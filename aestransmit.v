==> flow/design.v <==
`timescale 1ns / 1ps
module aestransmit(clk, shift_en, channel_a, channel_b, sdo, frame_sync);
	input wire clk;
	input wire shift_en;
	input wire [23:0] channel_a;
	input wire [23:0] channel_b;
	output reg sdo = 1'b0;
	output reg frame_sync = 1'b0;
	reg [7:0] frame = 8'b0;
	reg [5:0] bpos = 8'b0;
	reg ch = 0;
	reg parity = 0;
	wire [1:0] state;
	assign state =
		(bpos < 8) ? 2'b00 :
		(bpos == 63) ? 2'b11 :
		(bpos[0] == 0) ? 2'b01 :
		2'b10;
	reg [26:0] shiftreg = 27'b0;
	wire outbit;
	assign outbit =
		(state == 2'b01) ? 1'b1 :
		(state == 2'b11) ? parity :
		shiftreg[0];
	wire [3:0] next_preamble;
	assign next_preamble =
		(ch == 0) ? 4'b0110 :
		(frame == 191) ? 4'b0011 :
		4'b1100;
	wire [23:0] chdata = ch ? channel_b : channel_a;
	wire chstatus;
	assign chstatus = 1'b0;
	wire userdata;
	assign userdata = 1'b0;
	wire validity;
	assign validity = 1'b1;
	always @ (posedge clk) begin
		frame_sync <= 0;
		if (shift_en) begin
			bpos <= bpos + 6'd1;
			sdo <= sdo ^ outbit;
			case (state)
				2'b00: begin
					if (bpos == 5'd7) begin
						shiftreg <= {
							chstatus,
							userdata,
							validity,
							chdata
						};
						parity <= 0;
					end
					else begin
						shiftreg[25:0] <= shiftreg[26:1];
					end
				end
				2'b10: begin
					shiftreg[25:0] <= shiftreg[26:1];
					parity <= parity ^ shiftreg[0];
				end
				2'b11: begin
					shiftreg <= { 20'b0, next_preamble, 4'b1001 };
					ch <= !ch;
					if (ch) begin
						frame_sync <= 1;
						frame <= (frame == 191) ? 8'd0 : frame+8'd1;
					end
				end
			endcase
		end
	end
endmodule
Reports on aestransmit:

The steps from the RTL of aestransmit to its reports follow in flow order.
Lines are those of the file above, counted from 1.
Cell names lack the library's common part.
Not given: n/a

* top module: aestransmit
* clock: clk
* library: sky130hd
* timing corner: tt_025C_1v80

After elaboration:

Source: Yosys, flattened and elaborated, memories not mapped. Widths are those after wreduce. Registers that Yosys merges into a memory's read port (data or address) are not register bits. Print and check cells do not count. Equal cells are merged and count once.

* muxes and demuxes: 14
* order comparisons: 1
* reductions and logical operators: 10
* bitwise operators: 2
* $add $sub $neg: 2
* equal/unequal tests: 7

Operator list (number)
* 26-bit parallel mux with 3-bit select: 1
* 26-bit two-way mux: 1
* 24-bit two-way mux: 1
* 3-bit AND reduction: 3
* 8-bit by 1-bit adder with 8-bit output with constant B: 1
* 8-bit == test with constant B: 1
* 4-bit two-way mux: 2
* 6-bit by 1-bit adder with 6-bit output with constant B: 1
* 6-bit by 3-bit == test with 1-bit output with constant B: 1
* 6-bit by 4-bit < comparator with 1-bit output with constant B: 1
* 6-bit == test with constant B: 1
* 2-bit two-way mux: 3
* 2-bit == test with constant B: 2
* 2-bit AND reduction: 2
* 2-bit nonzero test: 2
* 1-bit parallel mux with 2-bit select: 2
* 1-bit two-way mux: 4
* 3-bit nonzero test: 1
* 1-bit bitwise XOR: 2
* 2-bit by 1-bit == test with 1-bit output with constant B: 1
* 2-bit inequality test with constant B: 1
* 2-bit logical NOT: 1
* 1-bit logical NOT: 1

* elaborated cells: 44
* bits of input ports: 50
* register bits after elaboration: 45
* output and inout port bits: 2

Depth:

Depth = most cells in a row (Yosys ltp): at word level without a register or memory, in the mapped netlist without a sequential cell, where the memories' decode and read muxes count.

* word-level depth: 7
* ABC_AREA: 0
* mapped depth: 6
* depth with buffers taken out: 5

Mapped cells and area:

The flow's flattened synthesis, as Yosys stat reports it; memories are mapped. The netlist is that of the ABC_AREA named above (0 if unset); the other value can give another one.

* buffers: 7
* cell area after synthesis: 2175.8 um^2
* standard cells after synthesis: 181
* flip-flops: 43
* sequential part of the area: 1281.2 um^2

Cells by type
* edfxtp_1: number 42, total area 1261.21 um^2
* mux2i_1: number 22, total area 220.211 um^2
* o21ai_0: number 24, total area 120.115 um^2
* nand2_1: number 22, total area 82.579 um^2
* xor2_1: number 5, total area 43.792 um^2
* nand3_1: number 8, total area 40.038 um^2
* xnor2_1: number 4, total area 35.034 um^2
* mux2_2: number 3, total area 33.782 um^2
* nor2_1: number 8, total area 30.029 um^2
* inv_1: number 7, total area 26.275 um^2
* buf_2: number 5, total area 25.024 um^2
* ha_1: number 2, total area 25.024 um^2
* nor4b_4: number 1, total area 23.773 um^2
* a221o_1: number 2, total area 20.019 um^2
* dfxtp_1: number 1, total area 20.019 um^2
* a21oi_1: number 3, total area 15.014 um^2
* a22oi_1: number 2, total area 15.014 um^2
* nor3_1: number 3, total area 15.014 um^2

Not listed: further types 14, cells in them 17.

Path before layout:

Path of least setup slack by OpenSTA after synthesis, without wires, with an ideal clock, recovery checks aside; 20% of the period is set as input and as output delay. Where synthesis merged equal registers, the netlist keeps one of their names.

* kind: reg-to-reg
* start: register bpos[0]
* end: register shiftreg[0]
* arrival time: 1645 ps
* required time: 2244 ps
* setup slack: 599 ps
* path buffers: 0
* clock period: 2630 ps
* time at the first pin: 0 ps
* stages: 5
* path delay: 2031 ps
* library setup time: 386 ps
* synthesis period reached: 2031 ps

"path delay" is the arrival time less input delay plus setup time.
"stages" counts driving pins, that of a launching flip-flop among them; a cell with two outputs on the path counts twice.
"synthesis period reached" is the clock period less the worst setup slack; recovery checks do not enter. This is arithmetic on one report: input and output delays are still those of the set period (20% each).
The rows between start and end are the longest chain of elaborated cells between them; the timing report does not say that the signal goes this way. Where chains are equally long, one stands for them.
Each line given opens the expression or statement behind the cell; cells for indexed reads and writes are added by Yosys, which also makes memories of some case tables.
A register here has more assigning lines than the two given.
The path ends at the enable pin of a flip-flop; only ways to that pin are counted.

* cell sequence: edfxtp_1 > ha_1 > nand2_1 > nor2_1 > o31a_1
* cells in the longest elaborated chain: 6
* elaborated cells between the ends (all ways): 10
* those cells by class: 1 x compare; 3 x eq/ne; 3 x mux; 3 x reduce/logical

Ends and longest elaborated chain, post-synthesis
* start: declaration: RTL line 10 `reg [5:0] bpos = 8'b0;`
* start: assignment: RTL line 40 `bpos <= bpos + 6'd1;`
* 2-bit two-way mux: RTL line 17 `(bpos[0] == 0) ? 2'b01 :`
* 2-bit two-way mux: RTL line 16 `(bpos == 63) ? 2'b11 :`
* 2-bit two-way mux: RTL line 15 `(bpos < 8) ? 2'b00 :`
* 2-bit == test: RTL line 42 `case (state)`
* 3-bit nonzero test
* 2-bit AND reduction
* end: assignment: RTL line 45 `shiftreg <= {`
* end: assignment: RTL line 54 `shiftreg[25:0] <= shiftreg[26:1];`
* end: declaration: RTL line 19 `reg [26:0] shiftreg = 27'b0;`

Path in the finished layout:

From the final timing report of run 1: the path of least setup slack in the routed layout; clock arrival at registers is part of the times.
The path's times are printed in steps of 10 ps; the period is the one set.

* kind: reg-to-reg
* start: register bpos[0]
* end: register shiftreg[7]
* library setup time: 230 ps
* clock period: 3650 ps
* required time: 3770 ps
* time at the first pin: 350 ps
* setup slack: 1470 ps
* path buffers: 0
* arrival time: 2300 ps
* stages: 5

The rows between start and end are the longest chain of elaborated cells between them; the timing report does not say that the signal goes this way. Where chains are equally long, one stands for them.
A register here has more assigning lines than the two given.
The path ends at the data pin of a flip-flop with enable; ways to the enable are not counted.

* cell sequence: edfxtp_1 > ha_1 > nand3_1 > inv_1 > a221o_1
* cells in the longest elaborated chain: 5
* elaborated cells between the ends (all ways): 11
* those cells by class: 1 x compare; 4 x eq/ne; 5 x mux; 1 x reduce/logical

Ends and longest elaborated chain, after layout
* start: declaration: RTL line 10 `reg [5:0] bpos = 8'b0;`
* start: assignment: RTL line 40 `bpos <= bpos + 6'd1;`
* 2-bit two-way mux: RTL line 17 `(bpos[0] == 0) ? 2'b01 :`
* 2-bit two-way mux: RTL line 16 `(bpos == 63) ? 2'b11 :`
* 2-bit two-way mux: RTL line 15 `(bpos < 8) ? 2'b00 :`
* 2-bit == test: RTL line 42 `case (state)`
* 26-bit parallel mux with 3-bit select: RTL line 42
* end: assignment: RTL line 45 `shiftreg <= {`
* end: assignment: RTL line 54 `shiftreg[25:0] <= shiftreg[26:1];`
* end: declaration: RTL line 19 `reg [26:0] shiftreg = 27'b0;`

Subject: flow runs of aestransmit

Hi,

Module aestransmit, platform sky130hd: 2 stored runs of the flow (Yosys, OpenROAD) with differing settings, in no particular order. Input and output delays are each 20% of the period that was set; the output load is 0.01 pF.
By "achieved period" is meant the clock period of the run minus its worst setup slack. This is arithmetic on one report: input and output delays are still those of the set period (20% each).
"worst setup path time" means the part of the period allowed to the worst setup path (the constraints hold back 20% at inputs and 20% at outputs) less its slack; where the path has registers, the arrival times of their clocks count too.
"power": no workload was simulated; the value follows from the tool's default switching activity.
"worst setup path time" is known to 10 ps.

### Run 1

Settings: `period_ns=3.65`, `CORE_UTILIZATION=67`, `PLACE_DENSITY_LB_ADDON=0.01`, `ABC_AREA=0`, `SLEW_MARGIN=40`, `CAP_MARGIN=20`, `CORE_MARGIN=2`

- Utilization in the final report: 0.913
- Std-cell area (final layout): 2810.2 um^2
- Power: 1.045 mW
- Achieved period: 2180 ps
- Worst-case hold slack: 560 ps
- Overall die area: 3719.2 um^2
- Worst setup path time: 2180 ps
- Worst path kind: reg-to-reg
- Final setup TNS: 0 ps
- Area of the synthesized netlist: 2175.8 um^2
- Worst slack on setup checks: 1470 ps

### Run 2

Settings: `period_ns=2.17`, `SETUP_SLACK_MARGIN=-0.16`, `CAP_MARGIN=20`, `CORE_MARGIN=2`, `CORE_UTILIZATION=40`, `SLEW_MARGIN=20`

- Worst-case hold slack: 538 ps
- Utilization in the final report: 0.559
- Final setup TNS: 0 ps
- Achieved period: 1887 ps
- Overall die area: 6045.8 um^2
- Power: 1.701 mW
- Std-cell area (final layout): 2889.0 um^2
- Worst setup path time: 1890 ps
- Worst path kind: reg-to-reg
- Worst slack on setup checks: 283 ps
- Area of the synthesized netlist: 2175.8 um^2

Regards
