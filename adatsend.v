==> flow/design.v <==
`timescale 1ns / 1ps
module adatsend(clk8x, data_frame, shift_enable, sdo, frame_sync);
	input wire clk8x;
	input wire [255:0] data_frame;
	input wire shift_enable;
	output reg sdo;
	output reg frame_sync;
	reg [255:0] shift_out = 256'd0;
	reg [7:0] bit_count = 8'd0;	
	always @ (posedge clk8x) begin
		frame_sync <= 0;
		if (shift_enable) begin
			if (bit_count == 0) begin
				shift_out <= data_frame;
				frame_sync <= 1;
			end
			else begin
				shift_out[255:1] <= shift_out[254:0];
			end
			sdo <= sdo ^ shift_out[255];
			bit_count <= bit_count + 1;
		end
	end
endmodule
* Step by step through the tools: adatsend *
Tool output for the design above, in the order of the flow.
Lines are those of the file above, counted from 1.
Cell names lack the library's common part.
Not given: -

design
  top module = adatsend
  clock input = clk8x
  library = sky130hd
  library corner = tt_025C_1v80

* Word-level counts *
Yosys after proc, flatten, opt, wreduce and memory -nomap, before mapping. Enables and synchronous resets that opt folds into registers are not counted as muxes. Memory bits, and registers merged into a memory's read port (data or address), are not among the register bits. Print and check cells are not counted. Equal cells are merged and count once.

storage and ports
  output and inout port bits = 2
  register bits = 266
  input port bits = 258

cells by class
  multiplexer cells = 2
  add/sub/neg operators = 1
  reduce/logical cells = 2
  bitwise gates (word level) = 1

operators with widths
  cell                                                            number
  255-bit two-way mux                                             1
  8-bit by 1-bit adder with 8-bit output (second input constant)  1
  8-bit logical NOT                                               1
  2-bit AND reduction                                             1
  1-bit XOR                                                       1
  1-bit two-way mux                                               1

* Logic depth *
Depth = most cells in a row (Yosys ltp): at word level without a register or memory, in the mapped netlist without a sequential cell, where the memories' decode and read muxes count.

depth
  word-level depth = 2
  ABC_AREA = 0
  mapped depth = 7
  gate-level depth less buffers = 5

* After synthesis *
Source: synth_stat.txt of the flow (Yosys; design flattened, memories mapped). It holds for the ABC_AREA given above (unset counts as 0); a run with the other value may have another netlist.
Totals and module areas in this step are rounded.

cells by type
  cell      number  total area (um^2)
  edfxtp_1  265     7.96E+03
  mux2_4    200     3,002.88
  mux2_1    50      563.04
  buf_6     28      315.302
  mux2_2    5       56.304
  xor2_1    4       35.034
  xnor2_1   3       26.275
  ha_1      2       25.024
  nor4b_4   1       23.773
  dfxtp_1   1       20.019
  and3_1    3       18.768
  nand3_1   3       15.014
  nor3_1    2       10.01
  inv_1     2       7.507
  nand2_1   2       7.507
  nand2_2   1       6.256
  nor2_1    1       3.754

mapped netlist
  mapped flip-flops = 266
  cell area after synthesis = 0.0121 mm^2
  buffers = 28
  cell count = 573
  area of sequential cells = 0.00798 mm^2

* Worst setup path after synthesis *
OpenSTA on the mapped netlist: ideal clock, no wires. The path of least setup slack (recovery checks aside). Input and output delay are each 20% of the period. Register names are those of the netlist, which keeps one name where synthesis merged equal registers.

timing post-synthesis
  kind = reg2reg
  start point = register bit_count[0]
  end point = register shift_out[100]
  slack = -0.054 ns
  arrival = 1.523 ns
  period = 1.73 ns
  path delay = 1.783 ns
  library setup time = 0.260 ns
  buffers on the path = 2
  driving pins on the path = 8
  synthesis period reached = 1.784 ns

"path delay" = arrival - input delay + setup time.
"driving pins on the path" counts driving pins, that of a launching flip-flop among them; a cell with two outputs on the path counts twice.
"synthesis period reached" is the clock period less the worst setup slack; recovery checks do not enter. This is arithmetic on one report: input and output delays are still those of the set period (20% each).
Between the ends stands the longest chain of elaborated cells between them, by number of cells; it is not shown to be the way that was timed. Of several equally long chains one is given.
A line is the first line of the expression or statement that the cell stems from. Yosys adds cells for indexed reads and writes and turns some case tables into memories.

between the ends, post-synthesis
  cell sequence = edfxtp_1 -> inv_1 -> ha_1 -> nor4b_4 -> nand2_2 -> buf_6 -> buf_6 -> mux2_4
  cells in the longest elaborated chain = 2
  elaborated cells between the ends (all ways) = 2

ends and longest elaborated chain, post-synthesis
  element              RTL line  text
  start, declared      9         reg [7:0] bit_count = 8'd0;
  start, assigned      21        bit_count <= bit_count + 1;
  8-bit logical NOT    13        if (bit_count == 0) begin
  255-bit two-way mux  13
  end, assigned        14        shift_out <= data_frame;
  end, assigned        18        shift_out[255:1] <= shift_out[254:0];
  end, declared        8         reg [255:0] shift_out = 256'd0;

* Timing after layout *
From the final timing report of stored run 1: the path of least setup slack in the routed layout; clock arrival at registers is part of the times.

timing after layout
  kind = reg2reg
  start point = register bit_count[1]
  end point = register shift_out[75]
  arrival = 2.30 ns
  slack = 0.09 ns
  library setup time = 0.25 ns
  period = 2.1 ns
  driving pins on the path = 9
  buffers on the path = 3

Between the ends stands the longest chain of elaborated cells between them, by number of cells; it is not shown to be the way that was timed. Of several equally long chains one is given.

between the ends, after layout
  cell sequence = edfxtp_1 -> inv_2 -> ha_4 -> nor4b_4 -> buf_6 -> nand2_8 -> clkbuf_16 -> clkbuf_16 -> mux2_4
  cells in the longest elaborated chain = 2
  elaborated cells between the ends (all ways) = 2

ends and longest elaborated chain, after layout
  element              RTL line  text
  start, declared      9         reg [7:0] bit_count = 8'd0;
  start, assigned      21        bit_count <= bit_count + 1;
  8-bit logical NOT    13        if (bit_count == 0) begin
  255-bit two-way mux  13
  end, assigned        14        shift_out <= data_frame;
  end, assigned        18        shift_out[255:1] <= shift_out[254:0];
  end, declared        8         reg [255:0] shift_out = 256'd0;

Appendix: measured runs

Stored flow runs of adatsend (2 of them; Yosys, OpenROAD, sky130hd). They differ in their settings and are not a sequence. Constraints: input delay and output delay 20% of the set period each, output load 0.01 pF.
"clock period achieved" is the run's clock period less its worst setup slack. It is reckoned from that one timing run; input and output delays stay at 20% of the period that was set.
"worst setup path time" is the time allowed to the run's worst setup path (the clock period less input and output delay, where it has them) less its slack. Clock arrival times count: a late capture clock shortens it, a late launch clock lengthens it.
"total power of the final layout" is the tool's figure for a default switching activity; nothing was simulated.
Values from the reports are rounded here.
A setting shown as - is not set for that run.
A result given as - is not shown for that run.

name                                      stored run 1  stored run 2
period_ns                                 2.1           1.28
SETUP_SLACK_MARGIN                        0.36          -
CAP_MARGIN                                20            20
CORE_MARGIN                               2             5
CORE_UTILIZATION                          40            71
SLEW_MARGIN                               20            15
PLACE_DENSITY_LB_ADDON                    -             0.25
ABC_AREA                                  -             1
CTS_CLUSTER_SIZE                          -             63
MIN_ROUTING_LAYER                         -             met2
MAX_ROUTING_LAYER                         -             met5
total die area (mm^2)                     0.0316        -
lowest hold slack (ns)                    0.258         -
setup TNS (ns)                            0.000         -
standard-cell area after layout (mm^2)    0.0172        -
clock period achieved (ns)                2.012         -
total power of the final layout (µW)      12,600        -
chip area after synthesis (Yosys) (mm^2)  0.0121        -
utilization                               0.578         -
worst setup path time (ns)                2.01          -
worst setup path kind                     reg2reg       -
setup slack of the worst path (ns)        0.088         -

Stored run 2: did not finish, clock tree synthesis stopped with DPL-0038
