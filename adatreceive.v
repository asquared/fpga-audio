==> flow/design.v <==
`timescale 1ns / 1ps
module adatreceive(clk8x, sdi, frame_sync, bit_sync,
	ch1, ch2, ch3, ch4,
	ch5, ch6, ch7, ch8);
	input wire clk8x;
	input wire sdi;
	output reg frame_sync;
	output wire bit_sync;
	output reg [23:0] ch1;
	output reg [23:0] ch2;
	output reg [23:0] ch3;
	output reg [23:0] ch4;
	output reg [23:0] ch5;
	output reg [23:0] ch6;
	output reg [23:0] ch7;
	output reg [23:0] ch8;
	reg [7:0] bitpos = 8'd0;
	reg [28:0] shiftreg;
	reg prevbit;
	wire [23:0] sample;
	wire [23:0] rsample;
	wire sdi_reclocked;
	wire found_sync_pattern;
	assign sample[23:20] = shiftreg[28:25];
	assign sample[19:16] = shiftreg[23:20];
	assign sample[15:12] = shiftreg[18:15];
	assign sample[11:8]  = shiftreg[13:10];
	assign sample[7:4]   = shiftreg[8:5];
	assign sample[3:0]   = shiftreg[3:0];
	genvar i;
	generate
		for (i = 0; i < 24; i = i + 1) begin
			assign rsample[i] = sample[23-i];
		end
	endgenerate
	adatreclock reclocker(
		.clk(clk8x),
		.sdi(sdi),
		.sample(sdi_reclocked),
		.sample_valid(bit_sync)
	);
	assign found_sync_pattern =
		(shiftreg[28:19] == 10'b0000000000);
	always @ (posedge clk8x) begin
		frame_sync <= 0;
		if (bit_sync) begin
			prevbit <= sdi_reclocked;
			shiftreg[28] <= sdi_reclocked ^ prevbit;
			shiftreg[27:0] <= shiftreg[28:1];
			if (found_sync_pattern) begin
				frame_sync <= 1;
				bitpos <= 0;
			end
			else begin
				bitpos <= bitpos + 1;
			end
		end
		case (bitpos)
			8'd34: ch1 <= rsample;
			8'd64: ch2 <= rsample;
			8'd94: ch3 <= rsample;
			8'd124: ch4 <= rsample;
			8'd154: ch5 <= rsample;
			8'd184: ch6 <= rsample;
			8'd214: ch7 <= rsample;
			8'd244: ch8 <= rsample;
		endcase
	end
endmodule
`timescale 1ns / 1ps
module adatreclock(clk, sdi, sample, sample_valid);
	input wire clk;
	input wire sdi;
	output wire sample;
	output wire sample_valid;
	reg d1, d2;
	assign sample = d2;
        reg [2:0] sample_timer = 0;
	wire edge_detected;	
        assign edge_detected = (d1 ^ d2);
	assign sample_valid = (sample_timer == 3'b100);	
        always @ (posedge clk) begin
                d1 <= sdi;
		d2 <= d1;		
		if (edge_detected) begin
			sample_timer <= 3'b0;			
		end
		else begin
			sample_timer <= sample_timer + 3'd1;
		end				
        end		
endmodule
---- From RTL to reports: adatreceive ----
What the tools print for adatreceive, step after step.
Line numbers count from 1 in the design file above.
Library cell names are shortened.
The mark - stands for no value.
design
  top ..................................... adatreceive
  clock port .............................. clk8x
  standard-cell library ................... sky130hd
  library corner .......................... tt_025C_1v80

---- After elaboration ----
Counts by Yosys on the flattened word-level netlist (proc, flatten, opt, wreduce; memories kept). Register bits leave out memories and registers merged into their read ports (data or address); mux counts leave out enables and synchronous resets folded into registers. Print and check cells are left out. Cells with the same type and inputs are merged into one.
cells by class
  mux-type cells .......................... 1
  bitwise operators ....................... 2
  reductions and logical operators ........ 1
  equal/unequal tests ..................... 9
  $add $sub $neg .......................... 2
operators with widths
  kind                                          count
  equality test 8 bit with constant B           4
  equality test 8 x 7 -> 1 bit with constant B  3
  logical NOT 10 bit                            1
  adder 8 x 1 -> 8 bit with constant B          1
  equality test 8 x 6 -> 1 bit with constant B  1
  adder 3 x 1 -> 3 bit with constant B          1
  equality test 3 bit with constant B           1
  bitwise XOR 1 bit                             2
  2-to-1 mux 1 bit                              1
bit counts
  input bits .............................. 2
  output and inout port bits .............. 194
  flip-flop bits (word level) ............. 236

---- Logic depth ----
Longest topological path by Yosys (ltp), each cell counted once; first at word level (registers and memories cut), then after technology mapping (sequential cells cut; the memories' decode and read muxes count).
logic depth
  word-level depth ........................ 2
  ABC_AREA ................................ 0
  depth in mapped cells ................... 4

---- Netlist ----
The flow's flattened synthesis, as Yosys stat reports it; memories are mapped. The netlist is that of the ABC_AREA named above (0 if unset); the other value can give another one.
cell types
  cell       count
  edfxtp_1   230
  dfxtp_1    6
  ha_1       5
  nor2_1     14
  nand3_1    7
  xor2_1     4
  inv_1      6
  nor4_4     1
  or3_1      3
  xnor2_1    2
  a21oi_1    3
  nand3b_1   2
  o21ai_0    3
  and2_1     2
  nor2b_1    2
  nor4_1     2
  clkbuf_1   3
  nand4bb_1  1
Not listed: further types 5, cells in them 5.
mapped netlist
  chip area (Yosys) ....................... 7434.6 µm²
  mapped flip-flops ....................... 236
  buffers ................................. 3
  standard cells after synthesis .......... 301
By module: a second synthesis without flattening, with its own total; a netlist apart from the flattened one above.
unflattened totals
  cells (unflattened synthesis) ........... 295
  area (unflattened synthesis) ............ 7407.1 µm²
Rows give one instance, submodules left out.
by module
  module       area (µm²)  cells  times used
  adatreceive  7235.7      279    1
  adatreclock  171.4       16     1

---- Path before layout ----
Source: OpenSTA report_checks on the synthesized netlist (no wires, ideal clock, input and output delay 20% of the period each), path of least setup slack; recovery checks are left aside. Register names are those of the netlist, which keeps one name where synthesis merged equal registers.
timing after synthesis
  kind .................................... register to register
  start ................................... reg bitpos[0]
  end ..................................... reg ch1[0]
  path delay .............................. 3.552 ns
  slack ................................... 2.718 ns
  data arrival time ....................... 3.086 ns
  time at the first pin ................... 0.000 ns
  data required time ...................... 5.804 ns
  path buffers ............................ 0
  period .................................. 6.27 ns
  driving pins on the path ................ 5
  synthesis period reached ................ 3.552 ns
"path delay" = arrival - input delay + setup time.
"driving pins on the path": output pins that drive a net of the path, with the launching flip-flop's if there is one; two outputs of one cell count as two.
"synthesis period reached" is the clock period less the worst setup slack; recovery checks do not enter. This is arithmetic on one report: input and output delays are still those of the set period (20% each).
The rows between start and end are the longest chain of elaborated cells between them; the timing report does not say that the signal goes this way. Where chains are equally long, one stands for them.
A line is the first line of the expression or statement that the cell stems from. Yosys adds cells for indexed reads and writes and turns some case tables into memories.
between the ends, after synthesis
  cells stage by stage .................... edfxtp_1 > inv_1 > ha_1 > nand3_1 > nor4_1
  length of the longest elaborated chain .. 1
ends and longest elaborated chain, after synthesis
  item                          RTL line  RTL
  from (decl)                   17        reg [7:0] bitpos = 8'd0;
  from (assign)                 52        bitpos <= 0;
  from (assign)                 55        bitpos <= bitpos + 1;
  equality test 8 x 6 -> 1 bit  58        case (bitpos)
  to (assign)                   59        8'd34: ch1 <= rsample;
  to (decl)                     9         output reg [23:0] ch1;

---- Path in the finished layout ----
Path of least setup slack in the final report of run B (OpenROAD, finished layout, wires in). Where an end is a register, its clock arrival counts in the times.
timing after layout
  kind .................................... register to output
  start ................................... reg reclocker.sample_timer[0]
  end ..................................... out bit_sync
  data arrival time ....................... 1.73 ns
  slack ................................... 1.79 ns
  driving pins on the path ................ 5
  period .................................. 4.4 ns
  data required time ...................... 3.52 ns
  path buffers ............................ 1
  time at the first pin ................... 0.50 ns
The rows between start and end are the longest chain of elaborated cells between them; the timing report does not say that the signal goes this way. Where chains are equally long, one stands for them.
between the ends, after layout
  cells stage by stage .................... dfxtp_1 > inv_1 > ha_1 > and2_2 > clkdlybuf4s50_1
  length of the longest elaborated chain .. 1
ends and longest elaborated chain, after layout
  item                 RTL line  RTL
  from (decl)          78        reg [2:0] sample_timer = 0;
  from (assign)        86        sample_timer <= 3'b0;
  from (assign)        89        sample_timer <= sample_timer + 3'd1;
  equality test 3 bit  81        assign sample_valid = (sample_timer == 3'b100);
  to (decl)            8         output wire bit_sync;

Appendix: measured runs

Below are 2 stored runs of the flow (Yosys, OpenROAD; platform sky130hd) on adatreceive, each with its settings and what was measured, unordered. Constraints: input delay and output delay 20% of the set period each, output load 0.01 pF.
"period reached" is the run's clock period less its worst setup slack. It is reckoned from that one timing run; input and output delays stay at 20% of the period that was set.
"total power after layout": no workload was simulated; the value follows from the tool's default switching activity.

======== run A ========
==> flow/run.sh <==
#!/bin/bash
# the make line also repeats the synthesis and layout settings of config.mk as NAME=value (left out here)
make -C /OpenROAD-flow-scripts/flow DESIGN_CONFIG=/design/flow/config.mk WORK_HOME=/design/flow/orfs CLKGATE_MAP_FILE= finish
==> flow/config.mk <==
export PLATFORM = sky130hd
export DESIGN_NAME = adatreceive
export DESIGN_NICKNAME = adatreceive
export VERILOG_FILES = /design/flow/design.v
export SDC_FILE = /design/flow/constraint.sdc
export NUM_CORES = 4
export LEC_CHECK = 0
export ABC_AREA = 0
export CAP_MARGIN = 5
export CELL_PAD_IN_SITES_DETAIL_PLACEMENT = 1
export CORE_MARGIN = 2
export CORE_UTILIZATION = 68
export CTS_CLUSTER_DIAMETER = 187
export GPL_ROUTABILITY_DRIVEN = 0
export GPL_TIMING_DRIVEN = 0
export MIN_ROUTING_LAYER = met2
export PLACE_DENSITY_LB_ADDON = 0.3
export SETUP_SLACK_MARGIN = 0.38
export SLEW_MARGIN = 0
==> flow/constraint.sdc <==
create_clock -name core_clock -period 5.99 [get_ports {clk8x}]
set_input_delay 1.1980 -clock core_clock [delete_from_list [all_inputs] [get_ports {clk8x}]]
set_output_delay 1.1980 -clock core_clock [all_outputs]
set_load 0.01 [all_outputs]

-------- run A --------
  no results, placement failed with DPL-0033

======== run B ========
==> flow/run.sh <==
#!/bin/bash
# the make line also repeats the synthesis and layout settings of config.mk as NAME=value (left out here)
make -C /OpenROAD-flow-scripts/flow DESIGN_CONFIG=/design/flow/config.mk WORK_HOME=/design/flow/orfs CLKGATE_MAP_FILE= finish
==> flow/config.mk <==
export PLATFORM = sky130hd
export DESIGN_NAME = adatreceive
export DESIGN_NICKNAME = adatreceive
export VERILOG_FILES = /design/flow/design.v
export SDC_FILE = /design/flow/constraint.sdc
export NUM_CORES = 4
export LEC_CHECK = 0
export CAP_MARGIN = 20
export CORE_MARGIN = 2
export CORE_UTILIZATION = 40
export SETUP_SLACK_MARGIN = 0.71
export SLEW_MARGIN = 20
==> flow/constraint.sdc <==
create_clock -name core_clock -period 4.4 [get_ports {clk8x}]
set_input_delay 0.8800 -clock core_clock [delete_from_list [all_inputs] [get_ports {clk8x}]]
set_output_delay 0.8800 -clock core_clock [all_outputs]
set_load 0.01 [all_outputs]

-------- measured, run B --------
  chip area after synthesis (Yosys) ....... 7434.6 µm²
  post-route setup TNS .................... 0.000 ns
  final design utilization ................ 0.576
  worst setup slack after layout .......... 1.788 ns
  total power after layout ................ 4328 µW
  die footprint ........................... 19692.5 µm²
  standard-cell area after routing ........ 10421.2 µm²
  period reached .......................... 2.612 ns
